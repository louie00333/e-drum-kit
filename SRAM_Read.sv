==> flow/design.v <==
module SDRAM_Read #(parameter N=13, M=16)
(
	input  logic			clk,
	output logic			WE_N,
	output logic [N-1:0]	adr,
	output logic [M-1:0] Pin_Out, 
	input  logic [M-1:0]	din,
	output logic [M-1:0]	dout,
	output logic			ColumnSelect_N,
	output logic			RowSelect_N,
	output logic			clk_enable,
	output logic			CS_N,
	output logic [1:0] 	BitMask,
	output logic			Bank,
	input 					KEY
);
typedef enum logic [1:0] {Idle, Row_Active, Read, PreCharge} statetype;
statetype state = Idle, nextState = Idle;
reg [N-1:0]	File_Word_Length = 8191;
reg [N-1:0] Clk_Counter = 0;
reg Read_Initiated = 0;
reg Count_Enable	 = 0;
always_comb
begin
	case(state)
	Idle:
	begin
		CS_N				= 0;
		RowSelect_N		= 0;
		ColumnSelect_N	= 1;
		WE_N				= 0;
		Pin_Out			= 0;
		Count_Enable	= 0;
		nextState = Idle;
		if(Read_Initiated)
			nextState = Row_Active;
	end
	Row_Active:
	begin
		CS_N				= 0;
		RowSelect_N		= 1;
		ColumnSelect_N	= 0;
		WE_N				= 1;
		Count_Enable	= 0;
		nextState = Read;
		Pin_Out			= 0;
	end
	Read:
	begin
		if(Clk_Counter == File_Word_Length)
		begin
			CS_N				= 0;
			RowSelect_N		= 0;
			ColumnSelect_N	= 1;
			WE_N				= 0;
			Count_Enable	= 0;
			nextState = PreCharge;
			Pin_Out			= 0;
		end
		else
		begin
			CS_N				= 0;
			RowSelect_N		= 1;
			ColumnSelect_N	= 1;
			WE_N				= 1;
			Pin_Out			= din;
			Count_Enable	= 1;
			nextState = Read;
		end
	end
	PreCharge:
	begin
		CS_N				= 0;
		RowSelect_N		= 0;
		ColumnSelect_N	= 1;
		WE_N				= 0;
		Pin_Out			= 0;
		Count_Enable	= 0;
		nextState = Idle;
	end
	endcase
end
always_ff @(posedge clk)
begin
	if(Count_Enable)
		Clk_Counter <= Clk_Counter + 1;
	else
		Clk_Counter <= 0;
end
always_ff @(posedge clk, posedge KEY)
begin
	if(KEY)
	begin
		adr <= 0;
		Bank <= 0;
		BitMask <= 0;
		clk_enable <= 1;
		Read_Initiated <= 1;
	end
	else
	begin
		Read_Initiated = 0;
		state <= nextState;
	end
end
endmodule
======== From RTL to reports: SDRAM_Read ========
The steps from the RTL of SDRAM_Read to its reports follow in flow order.
Lines are those of the file above, counted from 1.
Operators carry their Yosys type and port widths (W data, S select, Z words).
Not given: n/a
set-up
  top module .............................. SDRAM_Read
  clock ................................... clk
  library ................................. sky130hd
  timing corner ........................... tt_025C_1v80

======== Word-level counts ========
Counts by Yosys on the flattened word-level netlist (proc, flatten, opt, wreduce; memories kept). Register bits leave out memories and registers merged into their read ports (data or address). Print and check cells are left out. Cells with the same type and inputs are merged into one.
operators by class
  equal/unequal tests ..................... 4
  mux-type cells .......................... 10
  add/subtract/negate cells ............... 1
  reduce/logical cells .................... 5
operators with widths
  operator                 number
  $pmux W16 S2             1
  $mux W16                 1
  $add A13 B1 Y13 const B  1
  $eq A13 B13 Y1 const B   1
  $pmux W2 S4              1
  $reduce_or A3 Y1         2
  $eq A2 B2 Y1 const B     2
  $reduce_or A4 Y1         1
  $pmux W1 S2              2
  $mux W1                  4
  $pmux W1 S3              1
  $eq A2 B1 Y1 const B     1
  $logic_not A2 Y1         1
  $reduce_or A2 Y1         1
storage and ports
  bits of input ports ..................... 18
  register bits after elaboration ......... 16

======== Logic depth ========
Depth = most cells in a row (Yosys ltp): at word level without a register or memory, in the mapped netlist without a sequential cell, where the memories' decode and read muxes count.
logic depth
  word-level depth ........................ 3
  ABC_AREA ................................ 0
  mapped depth ............................ 7
  gate-level depth less buffers ........... 5

======== Synthesis result ========
Yosys stat after the flow's synthesis: flattened, memories mapped to cells. It holds for the ABC_AREA given above (unset counts as 0); a run with the other value may have another netlist.
Totals and module areas in this step are rounded.
cells by type
  type                       number  total area (um^2)
  sky130_fd_sc_hd__buf_4     35      262.752
  sky130_fd_sc_hd__dfxtp_1   13      260.25
  sky130_fd_sc_hd__and2_2    8       60.058
  sky130_fd_sc_hd__edfxtp_1  2       60.058
  sky130_fd_sc_hd__and2_4    6       52.55
  sky130_fd_sc_hd__xor2_1    6       52.55
  sky130_fd_sc_hd__ha_1      4       50.048
  sky130_fd_sc_hd__nor2_1    11      41.29
  sky130_fd_sc_hd__xnor2_1   4       35.034
  sky130_fd_sc_hd__a41oi_4   1       27.526
  sky130_fd_sc_hd__dfstp_2   1       26.275
  sky130_fd_sc_hd__nand3_1   5       25.024
  sky130_fd_sc_hd__and2_1    3       18.768
  sky130_fd_sc_hd__inv_1     5       18.768
  sky130_fd_sc_hd__and3_2    2       15.014
  sky130_fd_sc_hd__nand2_1   4       15.014
  sky130_fd_sc_hd__nand4_1   2       12.512
  sky130_fd_sc_hd__nand4_2   1       12.512
Other cell types: 12; their cells: 13.
mapped netlist
  mapped area ............................. 1,140 um^2
  mapped cells ............................ 126
  buffer cells ............................ 37
  flip-flops .............................. 16

======== Worst setup path after synthesis ========
Path of least setup slack by OpenSTA after synthesis, without wires, with an ideal clock, recovery checks aside; 20% of the period is set as input and as output delay. Where synthesis merged equal registers, the netlist keeps one of their names.
timing post-synthesis
  kind .................................... register -> output
  from .................................... register Clk_Counter[0]
  to ...................................... output port WE_N
  driving pins on the path ................ 8
  path slack .............................. 0.806 ns
  output delay ............................ 0.574 ns
  path buffers ............................ 2
  data arrival time ....................... 1.490 ns
  clock period ............................ 2.87 ns
  path delay .............................. 1.490 ns
  synthesis period reached ................ 2.064 ns
"path delay" is the arrival time less input delay plus setup time.
A path that ends at an output port has no setup time.
"driving pins on the path" counts driving pins, that of a launching flip-flop among them; a cell with two outputs on the path counts twice.
"synthesis period reached" is the clock period less the worst setup slack; recovery checks do not enter. This is arithmetic on one report: input and output delays are still those of the set period (20% each).
The rows between start and end are the longest chain of elaborated cells between them; the timing report does not say that the signal goes this way. Where chains are equally long, one stands for them.
Each line given opens the expression or statement behind the cell; cells for indexed reads and writes are added by Yosys, which also makes memories of some case tables.
on the way, post-synthesis
  cell sequence ........................... sky130_fd_sc_hd__dfxtp_1 sky130_fd_sc_hd__ha_1 sky130_fd_sc_hd__nand3_1 sky130_fd_sc_hd__nor2_4 sky130_fd_sc_hd__a41oi_4 sky130_fd_sc_hd__buf_6 sky130_fd_sc_hd__a21o_1 sky130_fd_sc_hd__buf_4
  length of the longest elaborated chain .. 3
  elaborated cells between the ends (all ways) .. 3
  RTL lines with such cells ............... 2
  classes of those cells .................. eq/ne (1); mux (2)
ends and longest elaborated chain, post-synthesis
  element          line  text
  start, declared  20    reg [N-1:0] Clk_Counter = 0;
  start, assigned  86    Clk_Counter <= Clk_Counter + 1;
  start, assigned  88    Clk_Counter <= 0;
  $eq A13 B13 Y1   50    if(Clk_Counter == File_Word_Length)
  $mux W1          50
  $pmux W1 S3      25    case(state)
  end, declared    4     output logic WE_N,
Some nets on the timed path still bear RTL names; the line given drives or declares the net.
nets with RTL names, path post-synthesis
  net          line
  RowSelect_N  25

======== Path in the finished layout ========
Path of least setup slack in the final report of run A (OpenROAD, finished layout, wires in). Where an end is a register, its clock arrival counts in the times.
timing post-layout
  kind .................................... register -> output
  from .................................... register Clk_Counter[0]
  to ...................................... output port Pin_Out[3]
  clock period ............................ 3.13 ns
  path buffers ............................ 1
  driving pins on the path ................ 7
  data arrival time ....................... 2.26 ns
  output delay ............................ 0.63 ns
  path slack .............................. 0.24 ns
The rows between start and end are the longest chain of elaborated cells between them; the timing report does not say that the signal goes this way. Where chains are equally long, one stands for them.
on the way, post-layout
  cell sequence ........................... sky130_fd_sc_hd__dfxtp_1 sky130_fd_sc_hd__ha_1 sky130_fd_sc_hd__nand3_1 sky130_fd_sc_hd__nor2_4 sky130_fd_sc_hd__a41oi_4 sky130_fd_sc_hd__and2_2 sky130_fd_sc_hd__clkdlybuf4s50_1
  length of the longest elaborated chain .. 3
  elaborated cells between the ends (all ways) .. 3
  RTL lines with such cells ............... 2
  classes of those cells .................. eq/ne (1); mux (2)
ends and longest elaborated chain, post-layout
  element          line  text
  start, declared  20    reg [N-1:0] Clk_Counter = 0;
  start, assigned  86    Clk_Counter <= Clk_Counter + 1;
  start, assigned  88    Clk_Counter <= 0;
  $eq A13 B13 Y1   50    if(Clk_Counter == File_Word_Length)
  $mux W16         50
  $pmux W16 S2     25    case(state)
  end, declared    6     output logic [M-1:0] Pin_Out,

==> results <==
Record of 2 stored runs of the RTL-to-layout flow on SDRAM_Read, platform sky130hd. The runs are unordered. Constraints: input delay and output delay 20% of the set period each, output load 0.01 pF.
"reached clock period" is the run's clock period less its worst setup slack. It is reckoned from that one timing run; input and output delays stay at 20% of the period that was set.
"critical setup path time" is the time allowed to the run's worst setup path (the clock period less input and output delay, where it has them) less its slack. Clock arrival times count: a late capture clock shortens it, a late launch clock lengthens it.
By "power consumption" is meant OpenSTA's value without simulated activity: inputs other than the clock are taken to toggle once in ten clock periods, and the tool carries that through the logic.
Values from the reports are rounded here.

---- run A ----
settings
  period_ns = 3.13
  CORE_UTILIZATION = 24
  PLACE_DENSITY = 0.64
  CORE_MARGIN = 8
  CELL_PAD_IN_SITES_GLOBAL_PLACEMENT = 1
  CELL_PAD_IN_SITES_DETAIL_PLACEMENT = 0
  TNS_END_PERCENT = 55
  GPL_TIMING_DRIVEN = 1
  CAP_MARGIN = 20
  SLEW_MARGIN = 35
  MAX_ROUTING_LAYER = met5
results
  std-cell area (final layout) ............ 1,470 um^2
  power consumption ....................... 0.540 mW
  critical setup path time ................ 2.26 ns
  kind of the worst setup path ............ register -> output
  reached clock period .................... 2.889 ns
  synthesis area .......................... 1,140 um^2
  worst slack on setup checks ............. 0.241 ns
  total negative setup slack .............. 0.000 ns
  utilization in the final report ......... 0.316
  overall die area ........................ 7,230 um^2

---- run B ----
settings
  period_ns = 2.19
  CORE_UTILIZATION = 39
  CAP_MARGIN = 20
  CORE_MARGIN = 2
  SLEW_MARGIN = 20
results
  std-cell area (final layout) ............ 1,650 um^2
  power consumption ....................... 0.763 mW
  critical setup path time ................ 1.70 ns
  kind of the worst setup path ............ register -> output
  reached clock period .................... 2.138 ns
  synthesis area .......................... 1,140 um^2
  worst slack on setup checks ............. 0.052 ns
  total negative setup slack .............. 0.000 ns
  utilization in the final report ......... 0.592
  overall die area ........................ 3,380 um^2
