==> flow/design.v <==
module Clock_Scaler(
	input reg[15:0] clk_prescale,
	input				CLOCK_50,
	output reg		CLOCK_NEW = 0
);
reg	[15:0] clk_counter = 0;
typedef enum logic [1:0] {s0, s1, s2, s3} statetype;
statetype clk_state = s0;
always_comb
begin
	if(clk_counter == clk_prescale)
		clk_state <= s1;
	else
		clk_state <= s0;
end
always_ff @(posedge CLOCK_50)
begin	
	case(clk_state)
		s0:
			clk_counter = clk_counter + 1;
		s1:
		begin
			CLOCK_NEW	= ~CLOCK_NEW;		
			clk_counter	= 0;
		end
	endcase
end
endmodule 
== Reports on Clock_Scaler ==
The steps from the RTL of Clock_Scaler to its reports follow in flow order.
Lines are those of the file above, counted from 1.
The mark n/a stands for no value.
Inputs
  top module: Clock_Scaler
  clock port: CLOCK_50
  standard-cell library: sky130hd
  library corner: tt_025C_1v80

== Word-level counts ==
Source: Yosys, flattened and elaborated, memories not mapped. Widths are those after wreduce. Registers that Yosys merges into a memory's read port (data or address) are not register bits. Print and check cells do not count. Equal cells are merged and count once.
Operators by class
  add/sub/neg operators: 1
  equality and inequality tests: 2
  muxes and demuxes: 2
  bitwise operators: 1
  reductions and logical operators: 2
Operators by type and width (count)
  16-bit parallel mux with 2-bit select: 1
  16-bit by 1-bit adder with 16-bit output (second input constant): 1
  16-bit equality test: 1
  2-bit by 1-bit equality test with 1-bit output (second input constant): 1
  2-bit zero test: 1
  2-bit nonzero test: 1
  1-bit inverter: 1
  1-bit 2-to-1 mux: 1
Word-level totals
  flip-flop bits (word level): 17
  input bits: 17
  cells after elaboration: 10

== Logic depth ==
Longest topological path by Yosys (ltp), each cell counted once; first at word level (registers and memories cut), then after technology mapping (sequential cells cut; the memories' decode and read muxes count).
Depth
  depth in word-level cells: 4
  ABC_AREA: 0
  mapped depth: 6
  mapped depth without buffers: 5

== Synthesis result ==
Yosys stat after the flow's synthesis: flattened, memories mapped to cells. It holds for the ABC_AREA given above (unset counts as 0); a run with the other value may have another netlist.
Cell types
  sky130_fd_sc_hd__dfxtp_1: count 16, area in all 320.307 µm²
  sky130_fd_sc_hd__xnor2_1: count 29, area in all 253.994 µm²
  sky130_fd_sc_hd__nor2_1: count 19, area in all 71.318 µm²
  sky130_fd_sc_hd__nand4_1: count 7, area in all 43.792 µm²
  sky130_fd_sc_hd__edfxtp_1: count 1, area in all 30.029 µm²
  sky130_fd_sc_hd__nand3_1: count 5, area in all 25.024 µm²
  sky130_fd_sc_hd__buf_6: count 2, area in all 22.522 µm²
  sky130_fd_sc_hd__nor4_4: count 1, area in all 21.27 µm²
  sky130_fd_sc_hd__nor3_1: count 4, area in all 20.019 µm²
  sky130_fd_sc_hd__nor4_1: count 3, area in all 18.768 µm²
  sky130_fd_sc_hd__inv_1: count 4, area in all 15.014 µm²
  sky130_fd_sc_hd__ha_1: count 1, area in all 12.512 µm²
  sky130_fd_sc_hd__nand2_1: count 3, area in all 11.261 µm²
  sky130_fd_sc_hd__xor2_1: count 1, area in all 8.758 µm²
  sky130_fd_sc_hd__nor2b_1: count 1, area in all 6.256 µm²
Mapped netlist
  mapped cells: 97
  mapped area: 880.8 µm²
  sequential part of the area: 350.3 µm²
  mapped flip-flops: 17

== Path before layout ==
OpenSTA on the mapped netlist: ideal clock, no wires. The path of least setup slack (recovery checks aside). Input and output delay are each 20% of the period. Register names are those of the netlist, which keeps one name where synthesis merged equal registers.
Timing post-synthesis
  path type: reg-to-reg
  from: register clk_counter[8]
  to: register CLOCK_NEW
  clock period: 2.04 ns
  library setup time: 0.295 ns
  arrival time: 1.318 ns
  setup slack: 0.427 ns
  path delay: 1.613 ns
  driving pins on the path: 6
  synthesis period reached: 1.613 ns
"path delay" = arrival - input delay + setup time.
"driving pins on the path" counts driving pins, that of a launching flip-flop among them; a cell with two outputs on the path counts twice.
"synthesis period reached" = period - worst setup slack (recovery checks aside). The figure is calculated, with input and output delays left at 20% of the set period.
The rows between start and end are the longest chain of elaborated cells between them; the timing report does not say that the signal goes this way. Where chains are equally long, one stands for them.
Each line given opens the expression or statement behind the cell; cells for indexed reads and writes are added by Yosys, which also makes memories of some case tables.
Between the ends, post-synthesis
  cells stage by stage: sky130_fd_sc_hd__dfxtp_1 > sky130_fd_sc_hd__buf_6 > sky130_fd_sc_hd__xnor2_1 > sky130_fd_sc_hd__nand4_1 > sky130_fd_sc_hd__nor4_4 > sky130_fd_sc_hd__buf_6
  length of the longest elaborated chain: 3
  elaborated cells on any way between the ends: 3
  RTL lines with such cells: 2
  classes of those cells: eq/ne (2); mux (1)
RTL lines, path post-synthesis
  start: declaration: line 6  | reg [15:0] clk_counter = 0;
  start: assignment: line 20  | clk_counter = clk_counter + 1;
  start: assignment: line 24  | clk_counter = 0;
  16-bit equality test: line 11  | if(clk_counter == clk_prescale)
  1-bit 2-to-1 mux: line 11
  2-bit by 1-bit equality test with 1-bit output: line 18  | case(clk_state)
  end: assignment: line 23  | CLOCK_NEW = ~CLOCK_NEW;
  end: declaration: line 4  | output reg CLOCK_NEW = 0

== Worst path after layout ==
From the final timing report of job 1: the path of least setup slack in the routed layout; clock arrival at registers is part of the times.
Timing post-layout
  path type: reg-to-reg
  from: register clk_counter[1]
  to: register clk_counter[12]
  clock period: 1.5 ns
  library setup time: 0.11 ns
  arrival time: 1.64 ns
  setup slack: 0.05 ns
  driving pins on the path: 6
The rows between start and end are the longest chain of elaborated cells between them; the timing report does not say that the signal goes this way. Where chains are equally long, one stands for them.
Between the ends, post-layout
  cells stage by stage: sky130_fd_sc_hd__dfxtp_2 > sky130_fd_sc_hd__xnor2_1 > sky130_fd_sc_hd__nand4_1 > sky130_fd_sc_hd__nor4_4 > sky130_fd_sc_hd__buf_4 > sky130_fd_sc_hd__nor2_1
  length of the longest elaborated chain: 4
  elaborated cells on any way between the ends: 7
  RTL lines with such cells: 3
  classes of those cells: add/sub (1); eq/ne (2); mux (2); reduce/logical (2)
RTL lines, path post-layout
  start: declaration: line 6  | reg [15:0] clk_counter = 0;
  start: assignment: line 20  | clk_counter = clk_counter + 1;
  start: assignment: line 24  | clk_counter = 0;
  16-bit equality test: line 11  | if(clk_counter == clk_prescale)
  1-bit 2-to-1 mux: line 11
  2-bit by 1-bit equality test with 1-bit output: line 18  | case(clk_state)
  16-bit parallel mux with 2-bit select: line 18
  end: assignment: line 20
  end: assignment: line 24
  end: declaration: line 6

Hand-over note for Clock_Scaler

Flow measurements of Clock_Scaler on sky130hd: 2 stored runs with different settings, listed in no order. Input and output delays are each 20% of the period that was set; the output load is 0.01 pF.
"achieved clock period (ns)" means the clock period less the worst setup slack. The figure is calculated, with input and output delays left at 20% of the set period.
"worst setup path time (ns)" is the time allowed to the run's worst setup path (the clock period less input and output delay, where it has them) less its slack. Clock arrival times count: a late capture clock shortens it, a late launch clock lengthens it.
"finish__power__total" is the tool's figure for a default switching activity; nothing was simulated.

settings of job 1
{
  "period_ns": 1.5,
  "CORE_UTILIZATION": 53,
  "SETUP_SLACK_MARGIN": 0.12,
  "PLACE_DENSITY": 0.81,
  "CORE_MARGIN": 2,
  "CELL_PAD_IN_SITES_GLOBAL_PLACEMENT": 0,
  "TNS_END_PERCENT": 90,
  "GPL_TIMING_DRIVEN": 1,
  "GPL_ROUTABILITY_DRIVEN": 1,
  "CTS_CLUSTER_SIZE": 59,
  "CAP_MARGIN": 20,
  "SLEW_MARGIN": 10,
  "MIN_ROUTING_LAYER": "met2",
  "MAX_ROUTING_LAYER": "met5"
}
report of job 1
yosys chip area after synthesis (um^2): 880.8
finish__design__die__area: 2003.9
finish__design__instance__area__stdcell: 1256.2
finish__design__instance__utilization: 0.8243
finish__timing__setup__ws: 0.045
finish__timing__setup__tns: 0.000
finish__timing__hold__ws: 0.493
finish__power__total: 1.068e-03
achieved clock period (ns): 1.455
worst setup path time (ns): 1.45
worst setup path kind: reg-to-reg

settings of job 2
{
  "period_ns": 1.57,
  "CORE_UTILIZATION": 65,
  "PLACE_DENSITY_LB_ADDON": 0.01,
  "CORE_ASPECT_RATIO": 0.99,
  "GPL_ROUTABILITY_DRIVEN": 0,
  "CTS_CLUSTER_SIZE": 63,
  "CAP_MARGIN": 35,
  "CORE_MARGIN": 2,
  "SLEW_MARGIN": 20
}
report of job 2: did not finish, route, DPL-0033

End of note.
